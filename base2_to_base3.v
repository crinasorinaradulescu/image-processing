==> flow/design.v <==
`timescale 1ns / 1ps
module base2_to_base3 #(
        parameter width      = 16,
        parameter base       = 3,
        parameter base_width = 2  
    )(
        output reg [base_width*width - 1 : 0] base3_no,
        output reg                                done,
        input                 [width - 1 : 0] base2_no,
        input                                       en,
        input                                      clk
    );
    reg  [1:0] state = 0, next_state = 0;
    reg  [4:0] i;
    reg [15:0] x;
    wire [width-1:0] Q;
    wire [width-1:0] R;
	reg  [width-1:0] N;
	reg  [width-1:0] D=base;
    div_algo #(width) div (.Q(Q), .R(R), .N(N), .D(D));
    always @(posedge clk) begin       
        case(state)
            0: begin
                i                <= 0;
                done             <= 0;
                base3_no         <= 0;
                x                <= en ? base2_no : 0;
                state            <= en ? 1 : 0;
            end
            1: begin
                N                <= x;
                state            <= 1 + 1;
            end
            1+1: begin
                if (x) begin
                    i                <= i + 1;
                    x                <= Q;
                    base3_no[2*i+:2] <= R[1:0];
                    state            <= 1;
                end else begin
                      state          <= 3;
                end
            end
            3: begin
                done             <= 1;
                state            <= 0;
            end
        endcase
    end
endmodule
`timescale 1ns / 1ps
module div_algo # (
			parameter WIDTH = 16
		) (
		output [WIDTH-1:0] Q,
		output [WIDTH-1:0] R,
		input  [WIDTH-1:0] N,
		input  [WIDTH-1:0] D
    );
	assign Q = N/D;
	assign R = N%D;
endmodule
==> Reports on base2_to_base3 <==
The steps from the RTL of base2_to_base3 to its reports follow in flow order.
Line numbers count from 1 in the design file above.
{ "inputs": {"design": "base2_to_base3", "clock": "clk", "library": "sky130hd", "pvt_corner": "tt_025C_1v80"} }

==> Word level <==
Counts by Yosys on the flattened word-level netlist (proc, flatten, opt, wreduce; memories kept). Register bits leave out memories and registers merged into their read ports (data or address). Print and check cells are left out. Cells with the same type and inputs are merged into one.
{ "word_totals": {"ff_bits": 72, "out_inout_bits": 33, "elab_cells": 38} }
{ "classes": {"reduce_logical": 7, "bitwise": 4, "n_eq": 4, "n_addsub": 2, "n_shift": 2, "n_mux": 11, "div": 2} }
{ "ops": {"columns": ["op", "n"], "rows": [
  ["32-bit case mux with 2-bit select", 1],
  ["2-bit by 33-bit variable shift with 32-bit output", 1],
  ["2-bit by 33-bit variable shift with 32-bit output with constant A", 1],
  ["6-bit negation with 33-bit output", 1],
  ["16-bit by 2-bit divider with 16-bit output with constant B", 1],
  ["16-bit by 2-bit modulo with 16-bit output with constant B", 1],
  ["32-bit AND", 1],
  ["32-bit OR", 1],
  ["32-bit NOT", 1],
  ["16-bit case mux with 2-bit select", 1],
  ["32-bit two-way mux", 1],
  ["16-bit two-way mux", 2],
  ["16-bit nonzero test", 1],
  ["5-bit case mux with 2-bit select", 1],
  ["2-bit case mux with 4-bit select", 1],
  ["5-bit by 1-bit adder with 5-bit output with constant B", 1],
  ["5-bit two-way mux", 1],
  ["2-bit == test with constant B", 2],
  ["2-bit AND reduction", 2],
  ["2-bit nonzero test", 2],
  ["2-bit by 1-bit == test with 1-bit output with constant B", 1],
  ["2-bit != test with constant B", 1],
  ["2-bit logical NOT", 1],
  ["2-bit OR reduction", 1],
  ["1-bit case mux with 2-bit select", 1],
  ["2-bit two-way mux", 1],
  ["1-bit NOT", 1],
  ["1-bit two-way mux", 1]
]} }

==> Depth <==
Depth = most cells in a row (Yosys ltp): at word level without a register or memory, in the mapped netlist without a sequential cell, where the memories' decode and read muxes count.
{ "depth": {"word_depth": 7, "ABC_AREA": 0, "depth_mapped": 26, "ltp_nobuf": 21} }

==> After synthesis <==
Source: synth_stat.txt of the flow (Yosys; design flattened, memories mapped). It holds for the ABC_AREA given above (unset counts as 0); a run with the other value may have another netlist.
Totals and module areas in this step are rounded.
{ "mapped": {"seqArea_um2": 2142, "ffs": 72, "synth_area_um2": 5109, "buf_cells": 41, "mapped_cells": 581} }
{ "by_type": {"columns": ["cell_type", "n", "area_total_um2"], "rows": [
  ["sky130_fd_sc_hd__edfxtp_1", 70, 2.1E+03],
  ["sky130_fd_sc_hd__nand2_1", 91, 341.578],
  ["sky130_fd_sc_hd__nor2_1", 67, 251.491],
  ["sky130_fd_sc_hd__o21ai_0", 35, 175.168],
  ["sky130_fd_sc_hd__o31ai_1", 22, 165.158],
  ["sky130_fd_sc_hd__o22ai_1", 25, 156.4],
  ["sky130_fd_sc_hd__a41oi_1", 16, 140.134],
  ["sky130_fd_sc_hd__a21oi_1", 23, 115.11],
  ["sky130_fd_sc_hd__nand3_1", 23, 115.11],
  ["sky130_fd_sc_hd__ha_1", 9, 112.608],
  ["sky130_fd_sc_hd__clkbuf_1", 28, 105.101],
  ["sky130_fd_sc_hd__xnor2_1", 11, 96.342],
  ["sky130_fd_sc_hd__inv_1", 20, 75.072],
  ["sky130_fd_sc_hd__nor3_1", 13, 65.062],
  ["sky130_fd_sc_hd__a21o_1", 7, 52.55],
  ["sky130_fd_sc_hd__a31oi_1", 7, 43.792],
  ["sky130_fd_sc_hd__dfxtp_1", 2, 40.038],
  ["sky130_fd_sc_hd__nand2b_1", 6, 37.536]
]} }
Other cell types: 50; their cells: 106.
By module: a second synthesis without flattening, with its own total; a netlist apart from the flattened one above.
{ "hier_totals": {"cells_unflattened": 1394, "area_unflattened_um2": 11240} }
Each row is one instance without its submodules.
{ "modules": {"columns": ["module", "area_um2", "n_cells", "mod_seq_area_um2", "n_inst"], "rows": [
  ["div_algo (WIDTH=16)", 7710, 1116, 0.0, 1],
  ["base2_to_base3", 3526, 278, 2142, 1]
]} }

==> Timing after synthesis <==
OpenSTA on the mapped netlist: ideal clock, no wires. The path of least setup slack (recovery checks aside). Input and output delay are each 20% of the period. Register names are those of the netlist, which keeps one name where synthesis merged equal registers.
{ "synth_path": {"kind": "flip-flop to flip-flop", "from": "register N[13]", "to": "register base3_no[13]", "clock_period_ns": 8.53, "delay_ns": 5.341, "t_arrival_ns": 5.073, "path_stages": 23, "path_buffers": 3, "path_slack_ns": 3.189, "period_less_setup_slack_ns": 5.341} }
"delay_ns" is the arrival time less input delay plus setup time.
"path_stages" counts driving pins, that of a launching flip-flop among them; a cell with two outputs on the path counts twice.
"period_less_setup_slack_ns" is the clock period less the worst setup slack; recovery checks do not enter. This is arithmetic on one report: input and output delays are still those of the set period (20% each).
Between the ends stands the longest chain of elaborated cells between them, by number of cells; it is not shown to be the way that was timed. Of several equally long chains one is given.
A line is the first line of the expression or statement that the cell stems from. Yosys adds cells for indexed reads and writes and turns some case tables into memories.
Where a signal picks the word or bit written, the line may be left out of the assigning lines.
{ "synth_between": {"path_cell_list": "sky130_fd_sc_hd__edfxtp_1 > sky130_fd_sc_hd__or4b_4 > sky130_fd_sc_hd__o21a_1 > sky130_fd_sc_hd__a2bb2oi_4 > sky130_fd_sc_hd__or2_1 > sky130_fd_sc_hd__buf_6 > sky130_fd_sc_hd__o31ai_1 > sky130_fd_sc_hd__a211oi_2 > sky130_fd_sc_hd__and2_1 > sky130_fd_sc_hd__buf_4 > sky130_fd_sc_hd__nor2_1 > sky130_fd_sc_hd__o32ai_2 > sky130_fd_sc_hd__nand3_1 > sky130_fd_sc_hd__ha_1 > sky130_fd_sc_hd__nor4b_1 > sky130_fd_sc_hd__a22oi_2 > sky130_fd_sc_hd__a211oi_1 > sky130_fd_sc_hd__a21o_1 > sky130_fd_sc_hd__ha_1 > sky130_fd_sc_hd__a31oi_1 > sky130_fd_sc_hd__a21o_1 > sky130_fd_sc_hd__clkbuf_1 > sky130_fd_sc_hd__o31ai_1", "elab_chain_cells": 5, "cone_cells": 5} }
{ "synth_rtl": {"columns": ["element", "line", "rtl"], "rows": [
  ["start: declaration", 18, "reg [width-1:0] N;"],
  ["start: assignment", 31, "N                <= x;"],
  ["16-bit by 2-bit modulo with 16-bit output", 61, "assign R = N%D;"],
  ["2-bit by 33-bit variable shift with 32-bit output", 38, "base3_no[2*i+:2] <= R[1:0];"],
  ["32-bit OR", 38, null],
  ["32-bit two-way mux", 35, "if (x) begin"],
  ["32-bit case mux with 2-bit select", 22, "case(state)"],
  ["end: assignment", 26, "base3_no         <= 0;"],
  ["end: declaration", 7, "output reg [base_width*width - 1 : 0] base3_no,"]
]} }

==> Worst path after layout <==
From the final timing report of flow run A: the path of least setup slack in the routed layout; clock arrival at registers is part of the times.
{ "layout_path": {"kind": "flip-flop to flip-flop", "from": "register N[10]", "to": "register base3_no[17]", "path_stages": 22, "path_slack_ns": 0.20, "t_arrival_ns": 6.05, "clock_period_ns": 6.15, "path_buffers": 1} }
Between the ends stands the longest chain of elaborated cells between them, by number of cells; it is not shown to be the way that was timed. Of several equally long chains one is given.
Where a signal picks the word or bit written, the line may be left out of the assigning lines.
{ "layout_between": {"path_cell_list": "sky130_fd_sc_hd__edfxtp_1 > sky130_fd_sc_hd__buf_4 > sky130_fd_sc_hd__and3b_1 > sky130_fd_sc_hd__a211o_1 > sky130_fd_sc_hd__a32oi_2 > sky130_fd_sc_hd__nand2_2 > sky130_fd_sc_hd__o21a_1 > sky130_fd_sc_hd__nor4_1 > sky130_fd_sc_hd__a21o_1 > sky130_fd_sc_hd__nor2_1 > sky130_fd_sc_hd__o32ai_4 > sky130_fd_sc_hd__nand3_1 > sky130_fd_sc_hd__ha_1 > sky130_fd_sc_hd__nor4_2 > sky130_fd_sc_hd__a22oi_2 > sky130_fd_sc_hd__a211oi_1 > sky130_fd_sc_hd__a21o_1 > sky130_fd_sc_hd__ha_1 > sky130_fd_sc_hd__nor2b_1 > sky130_fd_sc_hd__a21oi_4 > sky130_fd_sc_hd__a41oi_1 > sky130_fd_sc_hd__o31ai_2", "elab_chain_cells": 5, "cone_cells": 5} }
{ "layout_rtl": {"columns": ["element", "line", "rtl"], "rows": [
  ["start: declaration", 18, "reg [width-1:0] N;"],
  ["start: assignment", 31, "N                <= x;"],
  ["16-bit by 2-bit modulo with 16-bit output", 61, "assign R = N%D;"],
  ["2-bit by 33-bit variable shift with 32-bit output", 38, "base3_no[2*i+:2] <= R[1:0];"],
  ["32-bit OR", 38, null],
  ["32-bit two-way mux", 35, "if (x) begin"],
  ["32-bit case mux with 2-bit select", 22, "case(state)"],
  ["end: assignment", 26, "base3_no         <= 0;"],
  ["end: declaration", 7, "output reg [base_width*width - 1 : 0] base3_no,"]
]} }

Add stored flow runs of base2_to_base3

base2_to_base3 through Yosys and OpenROAD on sky130hd: 2 stored runs, unordered, with their settings and measured results. The constraints put input and output delay at 20% of the set period each and load the outputs with 0.01 pF.
"achieved_period_ns" is the run's clock period less its worst setup slack. It is reckoned from that one timing run; input and output delays stay at 20% of the period that was set.
"worst_path_allowed_less_slack_ns" means the part of the period allowed to the worst setup path (the constraints hold back 20% at inputs and 20% at outputs) less its slack; where the path has registers, the arrival times of their clocks count too.
Values from the reports are rounded here.

Flow run A
==> flow/run.sh <==
#!/bin/bash
# the make line also repeats the synthesis and layout settings of config.mk as NAME=value (left out here)
make -C /OpenROAD-flow-scripts/flow DESIGN_CONFIG=/design/flow/config.mk WORK_HOME=/design/flow/orfs CLKGATE_MAP_FILE= finish
==> flow/config.mk <==
export PLATFORM = sky130hd
export DESIGN_NAME = base2_to_base3
export DESIGN_NICKNAME = base2_to_base3
export VERILOG_FILES = /design/flow/design.v
export SDC_FILE = /design/flow/constraint.sdc
export NUM_CORES = 4
export LEC_CHECK = 0
export CAP_MARGIN = 20
export CORE_MARGIN = 2
export CORE_UTILIZATION = 67
export SLEW_MARGIN = 20
==> flow/constraint.sdc <==
create_clock -name core_clock -period 6.15 [get_ports {clk}]
set_input_delay 1.2300 -clock core_clock [delete_from_list [all_inputs] [get_ports {clk}]]
set_output_delay 1.2300 -clock core_clock [all_outputs]
set_load 0.01 [all_outputs]

==> results of flow run A, as JSON <==
{
  "cell_area_final_um2": 5936,
  "worst_path_allowed_less_slack_ns": 5.95,
  "worstPathKind": "flip-flop to flip-flop",
  "die_footprint_um2": 8339,
  "yosys.chip_area_um2": 5109,
  "timing.setup.ws_ns": 0.195,
  "hold_worst_slack_ns": 0.451,
  "fin_tns_ns": 0.000,
  "post_route_util_frac": 0.81,
  "achieved_period_ns": 5.955
}

Flow run B
==> flow/run.sh <==
#!/bin/bash
# the make line also repeats the synthesis and layout settings of config.mk as NAME=value (left out here)
make -C /OpenROAD-flow-scripts/flow DESIGN_CONFIG=/design/flow/config.mk WORK_HOME=/design/flow/orfs CLKGATE_MAP_FILE= finish
==> flow/config.mk <==
export PLATFORM = sky130hd
export DESIGN_NAME = base2_to_base3
export DESIGN_NICKNAME = base2_to_base3
export VERILOG_FILES = /design/flow/design.v
export SDC_FILE = /design/flow/constraint.sdc
export NUM_CORES = 4
export LEC_CHECK = 0
export CAP_MARGIN = 20
export CORE_ASPECT_RATIO = 0.54
export CORE_MARGIN = 2
export CORE_UTILIZATION = 62
export CTS_CLUSTER_DIAMETER = 61
export GPL_ROUTABILITY_DRIVEN = 0
export MAX_ROUTING_LAYER = met4
export MIN_ROUTING_LAYER = met1
export PLACE_DENSITY_LB_ADDON = 0.28
export SETUP_SLACK_MARGIN = 0.35
export SLEW_MARGIN = 5
export TNS_END_PERCENT = 100
==> flow/constraint.sdc <==
create_clock -name core_clock -period 4.57 [get_ports {clk}]
set_input_delay 0.9140 -clock core_clock [delete_from_list [all_inputs] [get_ports {clk}]]
set_output_delay 0.9140 -clock core_clock [all_outputs]
set_load 0.01 [all_outputs]

==> results of flow run B, as JSON <==
{
  "cell_area_final_um2": 7038,
  "worst_path_allowed_less_slack_ns": 5.32,
  "worstPathKind": "flip-flop to flip-flop",
  "die_footprint_um2": 9017,
  "yosys.chip_area_um2": 5109,
  "timing.setup.ws_ns": -0.750,
  "hold_worst_slack_ns": 0.476,
  "fin_tns_ns": -23.92,
  "post_route_util_frac": 0.878,
  "achieved_period_ns": 5.320
}
